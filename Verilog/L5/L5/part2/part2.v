==> flow/design.v <==
module hexto7segment(x,y);
          input[1:0] x;
			 reg[6:0] z;
			 output[6:0] y;
always @*
case (x)
2'b00 :      	 
z = 7'b0001100;
2'b01 :    		 
z = 7'b0001000;
2'b11 :  		 
z = 7'b0010010; 
2'b10 :  		 
z = 7'b0010010; 
endcase
assign y = z;
endmodule
module part2(SW,KEY,LEDR,HEX3,HEX2,HEX1,HEX0);
		input[17:0] SW;
		input[0:0] KEY;
		output[17:0] LEDR;
		output[6:0]	HEX3,HEX2,HEX1,HEX0;
		wire[15:0] product;
		reg[7:0] A,B;
		always @(posedge KEY[0])
		begin
			if ( SW[8])
			 A <= SW[7:0];
			else if ( SW[9])
			B <= SW[7:0];
		end	
		assign product = A*B;
		hexto7segment H3(product[15:12],HEX3);
		hexto7segment H2(product[11:8],HEX2);
		hexto7segment H1(product[7:4],HEX1);
		hexto7segment H0(product[3:0],HEX0);
		assign LEDR = product;
endmodule 
# ---- Step by step through the tools: part2
# The steps from the RTL of part2 to its reports follow in flow order.
# Lines are those of the file above, counted from 1.
# Operators: Yosys type, input widths -> output width; for muxes data width and select width s.
# Not given: -
dict set report inputs {
  design {part2}
  clock_port {KEY}
  library {sky130hd}
  lib_corner {tt_025C_1v80}
}

# ---- Word-level counts
# Source: Yosys, flattened and elaborated, memories not mapped. Widths are those after wreduce. Registers that Yosys merges into a memory's read port (data or address) are not register bits. Print and check cells do not count. Equal cells are merged and count once.
dict set report word_totals {
  out_inout_bits 46
  in_bits 19
  ff_bits 16
  word_cells 29
}
dict set report classes {
  n_reduce_logical 9
  mux 4
  eq_ne 12
  mul 1
  logic 1
}
# operator n
set ops {}
lappend ops {{$mul 8x8->16} 1}
lappend ops {{$pmux 7 s3} 4}
lappend ops {{$eq 2x2->1 const B} 8}
lappend ops {{$eq 2x1->1 const B} 4}
lappend ops {{$logic_not 2->1} 4}
lappend ops {{$reduce_or 2->1} 4}
lappend ops {{$reduce_and 2->1} 1}
lappend ops {{$not 1->1} 1}

# ---- Longest topological paths
# Longest topological path by Yosys (ltp), each cell counted once; first at word level (registers and memories cut), then after technology mapping (sequential cells cut; the memories' decode and read muxes count).
dict set report logic_depth {
  depth_word 4
  abc_area 0
  ltp_mapped 17
}

# ---- After synthesis
# Source: synth_stat.txt of the flow (Yosys; design flattened, memories mapped). It holds for the ABC_AREA given above (unset counts as 0); a run with the other value may have another netlist.
# type n area_total_um2
set by_type {}
lappend by_type {sky130_fd_sc_hd__fa_1 36 720.691}
lappend by_type {sky130_fd_sc_hd__edfxtp_1 16 480.461}
lappend by_type {sky130_fd_sc_hd__ha_1 36 450.432}
lappend by_type {sky130_fd_sc_hd__and2_1 53 331.568}
lappend by_type {sky130_fd_sc_hd__inv_1 50 187.68}
lappend by_type {sky130_fd_sc_hd__buf_4 21 157.651}
lappend by_type {sky130_fd_sc_hd__xnor2_1 11 96.342}
lappend by_type {sky130_fd_sc_hd__a21oi_1 10 50.048}
lappend by_type {sky130_fd_sc_hd__nand2_1 13 48.797}
lappend by_type {sky130_fd_sc_hd__xor2_1 5 43.792}
lappend by_type {sky130_fd_sc_hd__nor2_1 11 41.29}
lappend by_type {sky130_fd_sc_hd__o41ai_2 2 32.531}
lappend by_type {sky130_fd_sc_hd__o21ai_0 6 30.029}
lappend by_type {sky130_fd_sc_hd__buf_2 4 20.019}
lappend by_type {sky130_fd_sc_hd__nand3_1 4 20.019}
lappend by_type {sky130_fd_sc_hd__o21ba_2 2 20.019}
lappend by_type {sky130_fd_sc_hd__a31oi_1 3 18.768}
lappend by_type {sky130_fd_sc_hd__o31ai_1 2 15.014}
# Not listed: further types 12, cells in them 14.
dict set report mapped {
  yosys_area_um2 2865.2
  buffers 25
  ffs 16
  seq_area_um2 480.5
  cell_count 299
}
# By module: a second synthesis without flattening, with its own total; a netlist apart from the flattened one above.
dict set report unflattened {
  cells_unflattened 295
  hier_area_um2 2792.7
}
# Each row is one instance without its submodules.
# mod n_inst mod_area_um2 n_cells
set by_module {}
lappend by_module {part2 1 2612.5 263}
lappend by_module {hexto7segment 4 45.0 8}

# ---- Worst setup path after synthesis
# OpenSTA on the mapped netlist: ideal clock, no wires. The path of least setup slack (recovery checks aside). Input and output delay are each 20% of the period. Register names are those of the netlist, which keeps one name where synthesis merged equal registers.
dict set report synth_path {
  path_type {register to output}
  from {register B[7]}
  to {output HEX3[4]}
  stages 16
  required_time_ps 5680
  setup_slack_ps 1425
  delay_ps 4255
  arrival_ps 4255
  out_delay_ps 1420
  period_ps 7100
  path_buffers 2
  launch_ps 0
  period_less_setup_slack_ps 5675
}
# "delay_ps" is the arrival time less input delay plus setup time.
# A path that ends at an output port has no setup time.
# "stages": output pins that drive a net of the path, with the launching flip-flop's if there is one; two outputs of one cell count as two.
# "period_less_setup_slack_ps" is the clock period less the worst setup slack; recovery checks do not enter. This is arithmetic on one report: input and output delays are still those of the set period (20% each).
# Between the ends stands the longest chain of elaborated cells between them, by number of cells; it is not shown to be the way that was timed. Of several equally long chains one is given.
# Each line given opens the expression or statement behind the cell; cells for indexed reads and writes are added by Yosys, which also makes memories of some case tables.
dict set report synth_via {
  path_cell_list {sky130_fd_sc_hd__edfxtp_1 sky130_fd_sc_hd__and2_1 sky130_fd_sc_hd__fa_1 sky130_fd_sc_hd__fa_1 sky130_fd_sc_hd__fa_1 sky130_fd_sc_hd__inv_1 sky130_fd_sc_hd__fa_1 sky130_fd_sc_hd__inv_1 sky130_fd_sc_hd__ha_1 sky130_fd_sc_hd__buf_2 sky130_fd_sc_hd__nand3_1 sky130_fd_sc_hd__o211a_1 sky130_fd_sc_hd__nor2_1 sky130_fd_sc_hd__a31oi_1 sky130_fd_sc_hd__xnor2_1 sky130_fd_sc_hd__buf_4}
  elab_chain_cells 4
  cells_between 7
  cone_lines 2
}
# item line_no
set synth_rtl {}
lappend synth_rtl {{start, declared} 24} ;# reg[7:0] A,B;
lappend synth_rtl {{start, assigned} 30} ;# B <= SW[7:0];
lappend synth_rtl {{$mul 8x8->16} 32}
lappend synth_rtl {{$eq 2x2->1} 6} ;# case (x)
lappend synth_rtl {{$reduce_or 2->1} -}
lappend synth_rtl {{$pmux 7 s3} 6}
lappend synth_rtl {{end, declared} 22} ;# output[6:0] HEX3,HEX2,HEX1,HEX0;
# Some nets on the timed path still bear RTL names; the line given drives or declares the net.
# signal line_no
set synth_nets {}
lappend synth_nets {HEX3[1] 6}

# ---- Path in the finished layout
# Path of least setup slack in the final report of entry A (OpenROAD, finished layout, wires in). Where an end is a register, its clock arrival counts in the times.
# The path's times are printed in steps of 10 ps; the period is the one set.
dict set report layout_path {
  path_type {register to output}
  from {register B[7]}
  to {output HEX3[2]}
  required_time_ps 4110
  arrival_ps 4390
  setup_slack_ps -280
  stages 17
  launch_ps 240
  out_delay_ps 1030
  path_buffers 4
  period_ps 5140
}
# Between the ends stands the longest chain of elaborated cells between them, by number of cells; it is not shown to be the way that was timed. Of several equally long chains one is given.
dict set report layout_via {
  path_cell_list {sky130_fd_sc_hd__edfxtp_1 sky130_fd_sc_hd__buf_4 sky130_fd_sc_hd__buf_4 sky130_fd_sc_hd__nand2_1 sky130_fd_sc_hd__fa_1 sky130_fd_sc_hd__fa_1 sky130_fd_sc_hd__fa_1 sky130_fd_sc_hd__fa_1 sky130_fd_sc_hd__inv_1 sky130_fd_sc_hd__ha_4 sky130_fd_sc_hd__o21ai_2 sky130_fd_sc_hd__o211a_4 sky130_fd_sc_hd__buf_6 sky130_fd_sc_hd__o21ba_4 sky130_fd_sc_hd__xnor2_2 sky130_fd_sc_hd__o31ai_4 sky130_fd_sc_hd__buf_2}
  elab_chain_cells 4
  cells_between 7
  cone_lines 2
}
# item line_no
set layout_rtl {}
lappend layout_rtl {{start, declared} 24} ;# reg[7:0] A,B;
lappend layout_rtl {{start, assigned} 30} ;# B <= SW[7:0];
lappend layout_rtl {{$mul 8x8->16} 32}
lappend layout_rtl {{$eq 2x2->1} 6} ;# case (x)
lappend layout_rtl {{$reduce_or 2->1} -}
lappend layout_rtl {{$pmux 7 s3} 6}
lappend layout_rtl {{end, declared} 22} ;# output[6:0] HEX3,HEX2,HEX1,HEX0;

Data sheet: physical implementation of part2

Below are 2 stored runs of the flow (Yosys, OpenROAD; platform sky130hd) on part2, each with its settings and what was measured, unordered. Constraints: input delay and output delay 20% of the set period each, output load 0.01 pF.
"timing.achieved_period_ps" = clock period - worst setup slack. The figure is calculated, with input and output delays left at 20% of the set period.

[flow] entry A: files
==> flow/run.sh <==
#!/bin/bash
# the make line also repeats the synthesis and layout settings of config.mk as NAME=value (left out here)
make -C /OpenROAD-flow-scripts/flow DESIGN_CONFIG=/design/flow/config.mk WORK_HOME=/design/flow/orfs CLKGATE_MAP_FILE= finish
==> flow/config.mk <==
export PLATFORM = sky130hd
export DESIGN_NAME = part2
export DESIGN_NICKNAME = part2
export VERILOG_FILES = /design/flow/design.v
export SDC_FILE = /design/flow/constraint.sdc
export NUM_CORES = 4
export LEC_CHECK = 0
export CAP_MARGIN = 20
export CELL_PAD_IN_SITES_GLOBAL_PLACEMENT = 0
export CORE_MARGIN = 4
export CORE_UTILIZATION = 45
export CTS_CLUSTER_DIAMETER = 221
export CTS_CLUSTER_SIZE = 56
export GPL_TIMING_DRIVEN = 0
export MAX_ROUTING_LAYER = met4
export MIN_ROUTING_LAYER = met2
export PLACE_DENSITY_LB_ADDON = 0.01
export SLEW_MARGIN = 25
export TNS_END_PERCENT = 5
==> flow/constraint.sdc <==
create_clock -name core_clock -period 5.14 [get_ports {KEY}]
set_input_delay 1.0280 -clock core_clock [delete_from_list [all_inputs] [get_ports {KEY}]]
set_output_delay 1.0280 -clock core_clock [all_outputs]
set_load 0.01 [all_outputs]

[flow] entry A: metrics
[metrics] synth_chip_area_um2 = 2865.2
[metrics] final_cell_area_um2 = 4165.2
[metrics] die_footprint_um2 = 7708.0
[metrics] fin_hold_ws_ps = 1366
[metrics] setup_ws_ps = -281
[metrics] timing.achieved_period_ps = 5421
[metrics] tns_setup_ps = -2255

[flow] entry B: files
==> flow/run.sh <==
#!/bin/bash
# the make line also repeats the synthesis and layout settings of config.mk as NAME=value (left out here)
make -C /OpenROAD-flow-scripts/flow DESIGN_CONFIG=/design/flow/config.mk WORK_HOME=/design/flow/orfs CLKGATE_MAP_FILE= finish
==> flow/config.mk <==
export PLATFORM = sky130hd
export DESIGN_NAME = part2
export DESIGN_NICKNAME = part2
export VERILOG_FILES = /design/flow/design.v
export SDC_FILE = /design/flow/constraint.sdc
export NUM_CORES = 4
export LEC_CHECK = 0
export CAP_MARGIN = 20
export CORE_MARGIN = 2
export CORE_UTILIZATION = 40
export SETUP_SLACK_MARGIN = 1.87
export SLEW_MARGIN = 20
==> flow/constraint.sdc <==
create_clock -name core_clock -period 6.75 [get_ports {KEY}]
set_input_delay 1.3500 -clock core_clock [delete_from_list [all_inputs] [get_ports {KEY}]]
set_output_delay 1.3500 -clock core_clock [all_outputs]
set_load 0.01 [all_outputs]

[flow] entry B: metrics
[metrics] synth_chip_area_um2 = 2865.2
[metrics] final_cell_area_um2 = 3818.7
[metrics] die_footprint_um2 = 7856.2
[metrics] fin_hold_ws_ps = 1689
[metrics] setup_ws_ps = 897
[metrics] timing.achieved_period_ps = 5853
[metrics] tns_setup_ps = 0
